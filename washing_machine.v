==> flow/design.v <==
module washing_machine (clk,res,start,pause,done);
parameter IDLE = 6'b000001; 
parameter FILL = 6'b000010;
parameter WASH = 6'b000100;
parameter RINSE= 6'b001000;
parameter SPIN = 6'b010000;
parameter DONE = 6'b100000;
input clk,res,start,pause;
output reg done;
reg [5:0]state,next_state;
reg[7:0] count;                  
  parameter FILL_CYCLES  = 5;
  parameter WASH_CYCLES  = 10;
  parameter RINSE_CYCLES = 7;
  parameter SPIN_CYCLES  = 4;
always @(posedge clk or posedge res) begin
  if (res) begin
  state<=IDLE;
  count<=0;
  done<=0;
  end
  else if (!pause) begin   
  state<=next_state;
  if (state!=next_state)
   count<=0;
  else 
   count<=count+1;
   done<=(next_state==DONE);
  end 
 end
always @(*) begin
    next_state=state;            
case(state)
    IDLE: begin
	 if(start) next_state=FILL;   
	end 
	FILL: begin
	 if(count>=FILL_CYCLES-1) next_state=WASH;    
	end 
    WASH: begin
	 if(count>=WASH_CYCLES-1) next_state=RINSE;   
	end 
    RINSE: begin
	 if(count>=RINSE_CYCLES-1) next_state=SPIN;  
	end 
    SPIN: begin
	 if(count>=SPIN_CYCLES-1) next_state=DONE;  
	end 
   DONE: begin
	 next_state=IDLE;                            
	end 
	default : next_state=IDLE;
	endcase
   end	
endmodule
# Reports on washing_machine
# What the tools print for washing_machine, step after step.
# Lines are those of the file above, counted from 1.
# Library cell names are shortened.
# Not given: n/a
[design]
top_module = "washing_machine"
clock = "clk"
cell_library = "sky130hd"
lib_corner = "tt_025C_1v80"

# Elaborated design
# Source: Yosys, flattened and elaborated, memories not mapped. Widths are those after wreduce; folded enables and synchronous resets count as part of the registers. Registers that Yosys merges into a memory's read port (data or address) are not register bits. Print and check cells do not count. Equal cells are merged and count once.
[op_classes]
addsub = 1
n_cmp = 4
equal = 7
muxes = 7
[ops]
columns = ["op", "count"]
rows = [
  ["6-bit case mux with 5-bit select", 1],
  ["6-bit two-way mux", 5],
  ["8-bit by 3-bit >= comparator with 1-bit output (second input constant)", 2],
  ["8-bit by 1-bit adder with 8-bit output (second input constant)", 1],
  ["8-bit by 2-bit >= comparator with 1-bit output (second input constant)", 1],
  ["8-bit by 4-bit >= comparator with 1-bit output (second input constant)", 1],
  ["8-bit two-way mux", 1],
  ["6-bit by 1-bit == test with 1-bit output (second input constant)", 1],
  ["6-bit by 2-bit == test with 1-bit output (second input constant)", 1],
  ["6-bit by 3-bit == test with 1-bit output (second input constant)", 1],
  ["6-bit by 4-bit == test with 1-bit output (second input constant)", 1],
  ["6-bit by 5-bit == test with 1-bit output (second input constant)", 1],
  ["6-bit != test", 1],
  ["6-bit == test (second input constant)", 1],
]
[word_totals]
register_bits = 15
in_bits = 4
output_inout_bits = 1
word_cells = 22

# Logic depth
# Depth = most cells in a row (Yosys ltp): at word level without a register or memory, in the mapped netlist without a sequential cell, where the memories' decode and read muxes count.
[logic_depth]
depth_word = 5
abc_area = 1
mapped_depth = 11

# Synthesis result
# The flow's flattened synthesis, as Yosys stat reports it; memories are mapped. The netlist is that of the ABC_AREA named above (0 if unset); the other value can give another one.
# The area totals of this step are shown rounded.
[mapped]
cells = 155
synth_area_mm2 = 0.0011
ffs = 15
n_buf = 2
[by_type]
columns = ["type", "count"]
rows = [
  ["dfrtp_1", 14],
  ["nand2_1", 32],
  ["inv_1", 27],
  ["nor2_1", 23],
  ["ha_1", 4],
  ["nand3_1", 9],
  ["nor2_4", 4],
  ["xor2_1", 5],
  ["nand2_2", 6],
  ["dfstp_2", 1],
  ["o21ai_0", 5],
  ["nand4_1", 3],
  ["nor2_2", 3],
  ["nand3_4", 1],
  ["inv_2", 4],
  ["a31oi_1", 2],
  ["nand4_2", 1],
  ["buf_6", 1],
]
# Not listed: further types 9, cells in them 10.

# Worst setup path after synthesis
# Path of least setup slack by OpenSTA after synthesis, without wires, with an ideal clock, recovery checks aside; 20% of the period is set as input and as output delay. Where synthesis merged equal registers, the netlist keeps one of their names.
[synth_timing]
path_type = "flip-flop to flip-flop"
startpoint = "reg count[1]"
endpoint = "reg count[6]"
tclk_ns = 2.1
t_first_pin_ns = 0.000
arrival_ns = 1.223
setup_slack_ns = 0.764
delay_ns = 1.336
path_stages = 12
path_buffers = 0
period_less_setup_slack_ns = 1.336
# "delay_ns" = arrival - input delay + setup time.
# "path_stages": output pins that drive a net of the path, with the launching flip-flop's if there is one; two outputs of one cell count as two.
# "period_less_setup_slack_ns" = period - worst setup slack (recovery checks aside). The figure is calculated, with input and output delays left at 20% of the set period.
# The rows between start and end are the longest chain of elaborated cells between them; the timing report does not say that the signal goes this way. Where chains are equally long, one stands for them.
# Each line given opens the expression or statement behind the cell; cells for indexed reads and writes are added by Yosys, which also makes memories of some case tables.
# At most two assigning lines are given for a register; there are more.
[synth_between]
cell_sequence = "dfrtp_1 -> inv_1 -> ha_1 -> nor2_1 -> nand2_1 -> nand2_1 -> nand3_1 -> nand2_2 -> nor2_4 -> nand3_4 -> nand2_1 -> inv_1"
elab_chain_len = 5
cells_between = 12
lines_between = 7
[synth_rtl]
columns = ["item", "line", "source"]
rows = [
  ["start: declaration", 11, "reg[7:0] count;"],
  ["start: assignment", 19, "count<=0;"],
  ["start: assignment", 27, "count<=count+1;"],
  ["8-bit by 2-bit >= comparator with 1-bit output", 47, "if(count>=SPIN_CYCLES-1) next_state=DONE;"],
  ["6-bit two-way mux", 47, ""],
  ["6-bit case mux with 5-bit select", 33, "case(state)"],
  ["6-bit != test", 24, "if (state!=next_state)"],
  ["8-bit two-way mux", 24, ""],
  ["end: assignment", 25, "count<=0;"],
  ["end: assignment", 27, ""],
  ["end: declaration", 11, ""],
]

# Worst path after layout
# Path of least setup slack in the final report of run A (OpenROAD, finished layout, wires in). Where an end is a register, its clock arrival counts in the times.
[layout_timing]
path_type = "flip-flop to flip-flop"
startpoint = "reg count[1]"
endpoint = "reg count[5]"
tclk_ns = 1.46
t_first_pin_ns = 0.25
arrival_ns = 1.62
setup_slack_ns = -0.02
path_stages = 12
path_buffers = 0
# The rows between start and end are the longest chain of elaborated cells between them; the timing report does not say that the signal goes this way. Where chains are equally long, one stands for them.
# At most two assigning lines are given for a register; there are more.
[layout_between]
cell_sequence = "dfrtp_2 -> inv_2 -> ha_4 -> nor2_2 -> nand2_1 -> nand2_2 -> nand3_2 -> nand2_2 -> nor2_4 -> nand3_4 -> nand2_1 -> inv_1"
elab_chain_len = 5
cells_between = 12
lines_between = 7
[layout_rtl]
columns = ["item", "line", "source"]
rows = [
  ["start: declaration", 11, "reg[7:0] count;"],
  ["start: assignment", 19, "count<=0;"],
  ["start: assignment", 27, "count<=count+1;"],
  ["8-bit by 2-bit >= comparator with 1-bit output", 47, "if(count>=SPIN_CYCLES-1) next_state=DONE;"],
  ["6-bit two-way mux", 47, ""],
  ["6-bit case mux with 5-bit select", 33, "case(state)"],
  ["6-bit != test", 24, "if (state!=next_state)"],
  ["8-bit two-way mux", 24, ""],
  ["end: assignment", 25, "count<=0;"],
  ["end: assignment", 27, ""],
  ["end: declaration", 11, ""],
]

# Measured data: module washing_machine, platform sky130hd, 2 stored runs of the flow under differing settings, order arbitrary. Input and output delays are each 20% of the period that was set; the output load is 0.01 pF.
# "achieved_period_ns": clock period set for the run, less the worst setup slack. It is reckoned from that one timing run; input and output delays stay at 20% of the period that was set.
# "worst_path_time_ns" = time allowed to the worst setup path (clock period - input delay - output delay, where it has them) - its slack; a late launch clock adds to it, a late capture clock takes from it.
# "power.total_uw": no workload was simulated; the value follows from the tool's default switching activity.
# Values from the reports are rounded here.

[[run]]
name = "run A"
[run.settings]
period_ns = 1.46
CORE_UTILIZATION = 25
SETUP_SLACK_MARGIN = 0.1
PLACE_DENSITY_LB_ADDON = 0.17
CELL_PAD_IN_SITES_GLOBAL_PLACEMENT = 3
ABC_AREA = 1
GPL_ROUTABILITY_DRIVEN = 0
CTS_CLUSTER_SIZE = 54
CAP_MARGIN = 20
CORE_MARGIN = 2
SLEW_MARGIN = 20
[run.results]
setup_ws_ns = -0.022
die_footprint_mm2 = 0.00496
worst_path_time_ns = 1.48
path_kind = "flip-flop to flip-flop"
finalUtil_pct = 33.7
power.total_uw = 1410
total_negative_slack_ns = -0.072
synthesis_area_mm2 = 0.0011
achieved_period_ns = 1.482
final_cell_area_mm2 = 0.00145

[[run]]
name = "run B"
[run.settings]
period_ns = 3.0
CORE_UTILIZATION = 59
SETUP_SLACK_MARGIN = 0.79
PLACE_DENSITY_LB_ADDON = 0.12
CORE_ASPECT_RATIO = 0.59
CELL_PAD_IN_SITES_DETAIL_PLACEMENT = 1
TNS_END_PERCENT = 85
GPL_TIMING_DRIVEN = 1
CTS_CLUSTER_DIAMETER = 142
SLEW_MARGIN = 40
CAP_MARGIN = 20
CORE_MARGIN = 2
[run.results]
total_negative_slack_ns = 0.000
finalUtil_pct = 67.4
power.total_uw = 635
final_cell_area_mm2 = 0.00107
worst_path_time_ns = 2.14
path_kind = "flip-flop to flip-flop"
achieved_period_ns = 2.141
die_footprint_mm2 = 0.00205
setup_ws_ns = 0.859
synthesis_area_mm2 = 0.001
